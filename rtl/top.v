==> flow/design.v <==
module count 
    #(
        parameter NB_SW      = 3,
        parameter NB_COUNTER = 32
    )    
    (
        output                o_valid,
        input [NB_SW - 1 : 0] i_sw   ,
        input                 i_reset,
        input                 clock
    );
    localparam R0 = (2**(NB_COUNTER-10))-1;
    localparam R1 = (2**(NB_COUNTER-11))-1;
    localparam R2 = (2**(NB_COUNTER-12))-1;
    localparam R3 = (2**(NB_COUNTER-13))-1;
    wire [NB_COUNTER - 1 : 0] limit_ref;
    assign limit_ref =  (i_sw[2:1]==2'b00) ? R0 :
                        (i_sw[2:1]==2'b01) ? R1 :
                        (i_sw[2:1]==2'b10) ? R2 : R3;
    reg [NB_COUNTER - 1 : 0] counter;
    reg                      valid  ;
    always @(posedge clock) begin
        if(i_reset) begin
            counter <= {NB_COUNTER{1'b0}};  
            valid   <= 1'b0              ;
        end
        else if (i_sw[0]) begin
            if(counter >= limit_ref)begin
                counter <= {NB_COUNTER{1'b0}};
                valid   <= 1'b1              ;
            end
            else begin
                counter <= counter + {{NB_COUNTER-1{1'b0}},1'b1};  
                valid   <= 1'b0                                 ;
            end
        end
        else begin
            counter <= counter;
            valid   <= valid  ;
        end
    end
    assign o_valid = valid;
endmodule
module shiftreg
    #(
        parameter NB_LEDS = 4
    )
    (
        output [NB_LEDS - 1 : 0] o_led  ,
        input                    i_valid,
        input                    i_reset,
        input                    clock
    );
    reg [NB_LEDS - 1 : 0] shiftRegister;
    always @(posedge clock) begin
        if(i_reset) begin
            shiftRegister <= {{NB_LEDS-1{1'b0}}, 1'b1};  
        end
        else if (i_valid) begin
           shiftRegister <= {shiftRegister[NB_LEDS-2:0], shiftRegister[NB_LEDS-1]};
        end
        else begin
            shiftRegister <= shiftRegister;
        end
    end
    assign o_led = shiftRegister;
endmodule
module top 
    #(
        parameter NB_LEDS    = 4,
        parameter NB_SW      = 4,
        parameter NB_COUNTER = 32
    )
    (
        output [NB_LEDS - 1 : 0] o_led  ,
        output [NB_LEDS - 1 : 0] o_led_b,
        output [NB_LEDS - 1 : 0] o_leg_g,
        input  [NB_SW   - 1 : 0] i_sw   ,
        input                    i_reset,
        input                    clock     
    );
    wire                   connect_c2sr;
    wire [NB_LEDS - 1 : 0] connect_leds;
    count 
        #(
            .NB_SW      (NB_SW-1   ),
            .NB_COUNTER (NB_COUNTER)
        )
        u_count
        (
            .o_valid (connect_c2sr      ),
            .i_sw    (i_sw[NB_SW-2:0]   ),
            .i_reset (i_reset           ),
            .clock   (clock             )
        );
    shiftreg
        #(
            .NB_LEDS (NB_LEDS)
        )
        u_shiftreg
        (
            .o_led   (connect_leds),
            .i_valid (connect_c2sr),
            .i_reset (~i_reset    ),
            .clock   (clock       )
        );
        assign o_led   = connect_leds;
        assign o_led_b = (i_sw[NB_SW-1]==1'b1) ? connect_leds : 'b0         ;
        assign o_leg_g = (i_sw[NB_SW-1]==1'b1) ? 'b0          : connect_leds;
endmodule
Tool chain data of top
The steps from the RTL of top to its reports follow in flow order.
Lines are those of the file above, counted from 1.
Cell names lack the library's common part.
{ "setup": {"top_module": "top", "clk_port": "clock", "lib": "sky130hd", "lib_corner": "tt_025C_1v80"} }

Elaborated design
Source: Yosys, flattened and elaborated, memories not mapped. Widths are those after wreduce; folded enables and synchronous resets count as part of the registers. Registers that Yosys merges into a memory's read port (data or address) are not register bits. Print and check cells do not count. Equal cells are merged and count once.
{ "bits": {"reg_bits": 37, "in_bits": 6} }
{ "classes": {"n_addsub": 1, "n_cmp": 1, "eq_ne": 2, "muxes": 7, "reduce_logical": 1} }
{ "op_table": {"columns": ["operator", "n"], "rows": [
  ["2-to-1 mux 32 bit", 3],
  ["adder 32 x 1 -> 32 bit (second input constant)", 1],
  ["greater-or-equal comparator 32 bit", 1],
  ["2-to-1 mux 20 bit", 1],
  ["2-to-1 mux 4 bit", 2],
  ["equality test 2 x 1 -> 1 bit (second input constant)", 1],
  ["equality test 2 bit (second input constant)", 1],
  ["zero test 2 bit", 1],
  ["2-to-1 mux 1 bit", 1]
]} }

Logic depth
Yosys ltp: most cells in a row. Word level: on the elaborated netlist, between registers, memories and ports. Mapped: between sequential cells and ports; inverters and the memories' decode and read muxes count.
{ "logic_depth": {"ltp_word": 6, "abc_area": 0, "ltp_mapped": 9, "depth_no_buf": 7} }

After synthesis
Source: synth_stat.txt of the flow (Yosys; design flattened, memories mapped). It holds for the ABC_AREA given above (unset counts as 0); a run with the other value may have another netlist.
{ "by_type": {"columns": ["cell", "n", "type_area_um2"], "rows": [
  ["dfxtp_1", 37, 740.71],
  ["xor2_1", 15, 131.376],
  ["nor2_1", 34, 127.622],
  ["xnor2_1", 12, 105.101],
  ["nand3_1", 16, 80.077],
  ["nand4_1", 9, 56.304],
  ["nor2b_1", 9, 56.304],
  ["ha_1", 4, 50.048],
  ["mux2i_1", 5, 50.048],
  ["nand2_1", 11, 41.29],
  ["and2_1", 6, 37.536],
  ["and3_1", 6, 37.536],
  ["or4_1", 5, 37.536],
  ["a21oi_1", 7, 35.034],
  ["buf_6", 3, 33.782],
  ["nor3_1", 5, 25.024],
  ["nor4_4", 1, 21.27],
  ["o21ai_0", 4, 20.019]
]} }
Other cell types: 20; their cells: 29.
{ "mapped": {"stdcells": 218, "yosys_area_um2": 1906.8, "seqArea_um2": 740.7, "ff_cells": 37, "buffers": 8} }
By module: a second synthesis without flattening, with its own total; a netlist apart from the flattened one above.
{ "unflattened": {"hier_cells": 213, "hier_area_um2": 1823.0} }
Rows give one instance, submodules left out.
{ "modules": {"columns": ["module", "instances", "n_cells", "mod_area_um2"], "rows": [
  ["count", 1, 191, 1625.3],
  ["shiftreg (NB_LEDS=4)", 1, 13, 143.9],
  ["top", 1, 9, 53.8]
]} }

Path before layout
OpenSTA on the mapped netlist: ideal clock, no wires. The path of least setup slack (recovery checks aside). Input and output delay are each 20% of the period. Register names are those of the netlist, which keeps one name where synthesis merged equal registers.
{ "synth_timing": {"path_kind": "input port to flip-flop", "start": "input port i_sw[0]", "end": "register u_count.counter[22]", "clock_period_ns": 2.52, "in_delay_ns": 0.504, "launch_ns": 0.504, "arrival_ns": 1.998, "required_time_ns": 2.450, "setup_slack_ns": 0.452, "path_delay_ns": 1.564, "stages": 7, "path_buffers": 2, "synth_period_reached_ns": 2.068} }
"path_delay_ns" is the arrival time less input delay plus setup time.
"stages": output pins that drive a net of the path, with the launching flip-flop's if there is one; two outputs of one cell count as two.
"synth_period_reached_ns" is the clock period less the worst setup slack; recovery checks do not enter. This is arithmetic on one report: input and output delays are still those of the set period (20% each).
At most two assigning lines are given for a register; there are more.
{ "synth_via": {"cell_sequence": "buf_4 -> and4_4 -> nand3_2 -> or3_1 -> buf_2 -> or4_1 -> a21oi_1"} }
{ "synth_rtl": {"columns": ["item", "line_no", "source"], "rows": [
  ["start, declared", 78, "input  [NB_SW   - 1 : 0] i_sw   ,"],
  ["end, assigned", 33, "counter <= counter + {{NB_COUNTER-1{1'b0}},1'b1};"],
  ["end, assigned", 38, "counter <= counter;"],
  ["end, declared", 20, "reg [NB_COUNTER - 1 : 0] counter;"]
]} }
No chain of elaborated cells between the ends is given.

Path in the finished layout
Path of least setup slack in the final report of stored run 1 (OpenROAD, finished layout, wires in). Where an end is a register, its clock arrival counts in the times.
{ "layout_timing": {"path_kind": "input port to flip-flop", "start": "input port i_sw[2]", "end": "register u_count.counter[27]", "clock_period_ns": 2.73, "in_delay_ns": 0.55, "launch_ns": 0.55, "arrival_ns": 2.58, "required_time_ns": 2.90, "setup_slack_ns": 0.32, "stages": 8, "path_buffers": 2} }
Between the ends stands the longest chain of elaborated cells between them, by number of cells; it is not shown to be the way that was timed. Of several equally long chains one is given.
A line is the first line of the expression or statement that the cell stems from. Yosys adds cells for indexed reads and writes and turns some case tables into memories.
At most two assigning lines are given for a register; there are more.
{ "layout_via": {"cell_sequence": "clkdlybuf4s50_1 -> or2_2 -> ha_1 -> nand3_1 -> nor4_4 -> a211o_1 -> buf_4 -> nor2_1", "elab_chain_len": 6, "cone_cells": 8, "cone_classes": "1 x compare; 2 x eq/ne; 4 x mux; 1 x reduce/logical"} }
{ "layout_rtl": {"columns": ["item", "line_no", "source"], "rows": [
  ["start, declared", 78, "input  [NB_SW   - 1 : 0] i_sw   ,"],
  ["equality test 2 bit", 19, "(i_sw[2:1]==2'b10) ? R2 : R3;"],
  ["2-to-1 mux 20 bit", 19, null],
  ["2-to-1 mux 32 bit", 18, "(i_sw[2:1]==2'b01) ? R1 :"],
  ["2-to-1 mux 32 bit", 17, "assign limit_ref =  (i_sw[2:1]==2'b00) ? R0 :"],
  ["greater-or-equal comparator 32 bit", 28, "if(counter >= limit_ref)begin"],
  ["2-to-1 mux 32 bit", 28, null],
  ["end, assigned", 33, "counter <= counter + {{NB_COUNTER-1{1'b0}},1'b1};"],
  ["end, assigned", 38, "counter <= counter;"],
  ["end, declared", 20, "reg [NB_COUNTER - 1 : 0] counter;"]
]} }

Data sheet: physical implementation of top

Design top on sky130hd. What follows are 2 stored runs of the flow, each under its own settings; their order means nothing. The constraints put input and output delay at 20% of the set period each and load the outputs with 0.01 pF.
By "worst setup path time (ns)" is meant the share of the clock period that the worst setup path is allowed (20% is reserved at inputs, 20% at outputs), minus its slack. Clock arrival times at its registers enter into it.
"finish__power__total": no workload was simulated; the value follows from the tool's default switching activity.

settings of stored run 1
{
  "period_ns": 2.73,
  "CAP_MARGIN": 20,
  "CORE_MARGIN": 2,
  "CORE_UTILIZATION": 40,
  "SLEW_MARGIN": 20
}
report of stored run 1
yosys chip area after synthesis (um^2): 1906.8
finish__design__die__area: 5335.6
finish__design__instance__area__stdcell: 2193.3
finish__design__instance__utilization: 0.4706
finish__timing__setup__ws: 0.315
finish__power__total: 9.442e-04
worst setup path time (ns): 1.87
worst setup path kind: input port to flip-flop

settings of stored run 2
{
  "period_ns": 2.66,
  "CORE_UTILIZATION": 32,
  "PLACE_DENSITY_LB_ADDON": 0.11,
  "CORE_ASPECT_RATIO": 1.55,
  "CELL_PAD_IN_SITES_GLOBAL_PLACEMENT": 1,
  "TNS_END_PERCENT": 60,
  "CAP_MARGIN": 25,
  "SLEW_MARGIN": 0,
  "CORE_MARGIN": 2
}
report of stored run 2
yosys chip area after synthesis (um^2): 1906.8
finish__design__die__area: 6607.4
finish__design__instance__area__stdcell: 2244.7
finish__design__instance__utilization: 0.3825
finish__timing__setup__ws: 0.333
finish__power__total: 1.003e-03
worst setup path time (ns): 1.26
worst setup path kind: input port to output port
